==> flow/design.v <==
module PE#(
    parameter DATA_WIDTH = 8,
    parameter ACC_WIDTH = 16
)(
    input logic clk,
    input logic rst_n,
    input logic weight_load_en,
    input logic compute_en,
    input logic signed [DATA_WIDTH-1:0] input_A,
    input logic signed [ACC_WIDTH-1:0] input_B,
    output logic signed [DATA_WIDTH-1:0] output_A,
    output logic signed [ACC_WIDTH-1:0] output_B
);
    logic signed [DATA_WIDTH-1:0] A;
    logic signed [ACC_WIDTH-1:0] B;
    logic signed [ACC_WIDTH-1:0] ACCUMULATOR;
    logic signed [ACC_WIDTH-1:0] PARTIAL_SUM_INPUT;
    assign PARTIAL_SUM_INPUT=weight_load_en ? '0 : input_B;
    always_ff @(posedge clk) begin
        if(!rst_n) begin
            {A,B,ACCUMULATOR}<='0;
        end else begin
            A<=input_A;
            if(weight_load_en)
                B<=input_B[DATA_WIDTH-1:0];  
            ACCUMULATOR<= A*B + PARTIAL_SUM_INPUT;
        end
    end
    assign output_B=weight_load_en? {{(ACC_WIDTH-DATA_WIDTH){B[DATA_WIDTH-1]}},B} : ACCUMULATOR;
    assign output_A= A;
endmodule
-- Step by step through the tools: PE
The steps from the RTL of PE to its reports follow in flow order.
Line numbers count from 1 in the design file above.
Operators: Yosys type, input widths -> output width; for muxes data width and select width s.
Cell names lack the library's common part.
The mark n/a stands for no value.
- design top: PE
- clock input: clk
- cell library: sky130hd
- timing corner: tt_025C_1v80

-- Word-level counts
Counts by Yosys on the flattened word-level netlist (proc, flatten, opt, wreduce; memories kept). Register bits leave out memories and registers merged into their read ports (data or address); mux counts leave out enables and synchronous resets folded into registers. Print and check cells are left out. Cells with the same type and inputs are merged into one.
- add/subtract/negate cells at 1
- $mul: 1
- noted multiplexer cells: 2
- operator list (operator ; number):
    $mul 8x9->16 ; 1
    $mux 16 ; 2
    $add 16x16->16 ; 1
- bits of input ports: 28
- noted word-level cells: 7
- register bits at 32
- output and inout port bits: 24

-- Depth
Yosys ltp: most cells in a row. Word level: on the elaborated netlist, between registers, memories and ports. Mapped: between sequential cells and ports; inverters and the memories' decode and read muxes count.
- word-level depth: 2
- noted ABC_AREA: 0
- gate-level depth with buffers at 17
- noted mapped depth without buffers: 16

-- Netlist
Source: synth_stat.txt of the flow (Yosys; design flattened, memories mapped). It holds for the ABC_AREA given above (unset counts as 0); a run with the other value may have another netlist.
The area totals of this step are shown rounded.
- mapped area: 3700 um2
- flip-flops at 32
- noted buffers: 17
- noted cells in the netlist: 388
- noted sequential part of the area: 640 um2
- cell types (cell type ; number ; total area (um2)):
    fa_1 ; 51 ; 1.02E+03
    dfxtp_1 ; 32 ; 640.614
    ha_1 ; 45 ; 563.04
    and2_1 ; 56 ; 350.336
    inv_1 ; 61 ; 228.97
    nor2b_1 ; 24 ; 150.144
    mux2i_1 ; 10 ; 100.096
    nand2_1 ; 25 ; 93.84
    mux2_2 ; 8 ; 90.086
    xnor2_1 ; 8 ; 70.067
    nand2b_1 ; 11 ; 68.816
    clkbuf_1 ; 15 ; 56.304
    nor2_1 ; 9 ; 33.782
    a21o_1 ; 4 ; 30.029
    a211oi_1 ; 3 ; 22.522
    a211o_1 ; 2 ; 17.517
    xor2_1 ; 2 ; 17.517
    a41oi_2 ; 1 ; 16.266
Other cell types: 17; their cells: 21.

-- Timing after synthesis
Path of least setup slack by OpenSTA after synthesis, without wires, with an ideal clock, recovery checks aside; 20% of the period is set as input and as output delay. Where synthesis merged equal registers, the netlist keeps one of their names.
- path kind: input to register
- start point: input port weight_load_en
- end point: register ACCUMULATOR[15]
- buffers on the path at 1
- noted library setup time: 0.116 ns
- noted required time: 5.934 ns
- noted clock period: 6.05 ns
- path delay at 4.195 ns
- stages on the path: 16
- setup slack at 0.645 ns
- time at the first pin: 1.210 ns
- input delay: 1.210 ns
- arrival time: 5.289 ns
- synthesis period reached: 5.405 ns
"path delay" is the arrival time less input delay plus setup time.
"stages on the path" counts driving pins, that of a launching flip-flop among them; a cell with two outputs on the path counts twice.
"synthesis period reached" = period - worst setup slack (recovery checks aside). The figure is calculated, with input and output delays left at 20% of the set period.
The rows between start and end are the longest chain of elaborated cells between them; the timing report does not say that the signal goes this way. Where chains are equally long, one stands for them.
A line is the first line of the expression or statement that the cell stems from. Yosys adds cells for indexed reads and writes and turns some case tables into memories.
- path through: clkbuf_1 > nand2b_1 > fa_1 > inv_1 > fa_1 > inv_1 > fa_1 > inv_1 > fa_1 > fa_1 > ha_1 > o21a_1 > a211o_1 > and4_4 > nor3_1 > and3b_1
- cells in the longest elaborated chain at 2
- noted elaborated cells on any way between the ends: 2
- RTL lines with such cells: 2
- classes of those cells: 1 x add/sub; 1 x mux
- RTL lines, path post-synthesis (item ; line ; source):
    from (decl) ; 7 ; input logic weight_load_en,
    $mux 16 ; 18 ; assign PARTIAL_SUM_INPUT=weight_load_en ? '0 : input_B;
    $add 16x16->16 ; 26 ; ACCUMULATOR<= A*B + PARTIAL_SUM_INPUT;
    to (assign) ; 26 ;
    to (decl) ; 16 ; logic signed [ACC_WIDTH-1:0] ACCUMULATOR;

-- Path in the finished layout
From the final timing report of record 1: the path of least setup slack in the routed layout; clock arrival at registers is part of the times.
- path kind: input to register
- start point: input port weight_load_en
- end point: register ACCUMULATOR[12]
- stages on the path: 18
- buffers on the path at 2
- setup slack at 3.86 ns
- input delay: 2.12 ns
- noted clock period: 10.6 ns
- noted required time: 10.79 ns
- noted library setup time: 0.10 ns
- arrival time: 6.92 ns
- time at the first pin: 2.12 ns
The rows between start and end are the longest chain of elaborated cells between them; the timing report does not say that the signal goes this way. Where chains are equally long, one stands for them.
- path through: buf_2 > buf_4 > nand2b_1 > fa_1 > inv_1 > fa_1 > ha_1 > inv_1 > fa_1 > inv_1 > ha_1 > ha_1 > fa_1 > a211oi_1 > o21bai_1 > a221oi_1 > xnor2_1 > and2_1
- cells in the longest elaborated chain at 2
- noted elaborated cells on any way between the ends: 2
- RTL lines with such cells: 2
- classes of those cells: 1 x add/sub; 1 x mux
- RTL lines, path after layout (item ; line ; source):
    from (decl) ; 7 ; input logic weight_load_en,
    $mux 16 ; 18 ; assign PARTIAL_SUM_INPUT=weight_load_en ? '0 : input_B;
    $add 16x16->16 ; 26 ; ACCUMULATOR<= A*B + PARTIAL_SUM_INPUT;
    to (assign) ; 26 ;
    to (decl) ; 16 ; logic signed [ACC_WIDTH-1:0] ACCUMULATOR;

## Implementation results

Top module PE; platform sky130hd; tools Yosys and OpenROAD; 2 stored runs in no particular order. Input and output delays are each 20% of the period that was set; the output load is 0.01 pF.
"clock period achieved" is the run's clock period less its worst setup slack. It is reckoned from that one timing run; input and output delays stay at 20% of the period that was set.
"worst setup path time": the worst setup path's part of the clock period (all of it between registers, 20% less for each end at a port) less its slack. A launch clock that arrives late makes it longer, a capture clock that arrives late makes it shorter.
Measured values are rounded.

Record 1
Settings were period_ns = 10.6; CORE_UTILIZATION = 28; SETUP_SLACK_MARGIN = 1.76; PLACE_DENSITY_LB_ADDON = 0.01; CORE_MARGIN = 7; CELL_PAD_IN_SITES_GLOBAL_PLACEMENT = 3; ABC_AREA = 0; GPL_ROUTABILITY_DRIVEN = 1; CAP_MARGIN = 15; MIN_ROUTING_LAYER = met1; SLEW_MARGIN = 20
- setup slack of the worst path at 3.9 ns
- synthesized cell area: 3700 um2
- area of the die at 17000 um2
- worst setup path time: 4.62 ns
- worst setup path kind: input to register
- noted the post-layout utilization: 36%
- noted the clock period achieved: 6.736 ns
- noted the total negative slack on setup checks: 0.000 ns
- noted the standard-cell area of the final layout: 4500 um2
- noted the lowest hold slack: 0.71 ns

Record 2
Settings were period_ns = 5.87; CORE_UTILIZATION = 52; PLACE_DENSITY = 0.52; HOLD_SLACK_MARGIN = 0.03; CELL_PAD_IN_SITES_GLOBAL_PLACEMENT = 3; TNS_END_PERCENT = 60; ABC_AREA = 0; GPL_ROUTABILITY_DRIVEN = 1; SLEW_MARGIN = 20; CAP_MARGIN = 20; CORE_MARGIN = 2
- not finished: placement ended with error GPL-0301
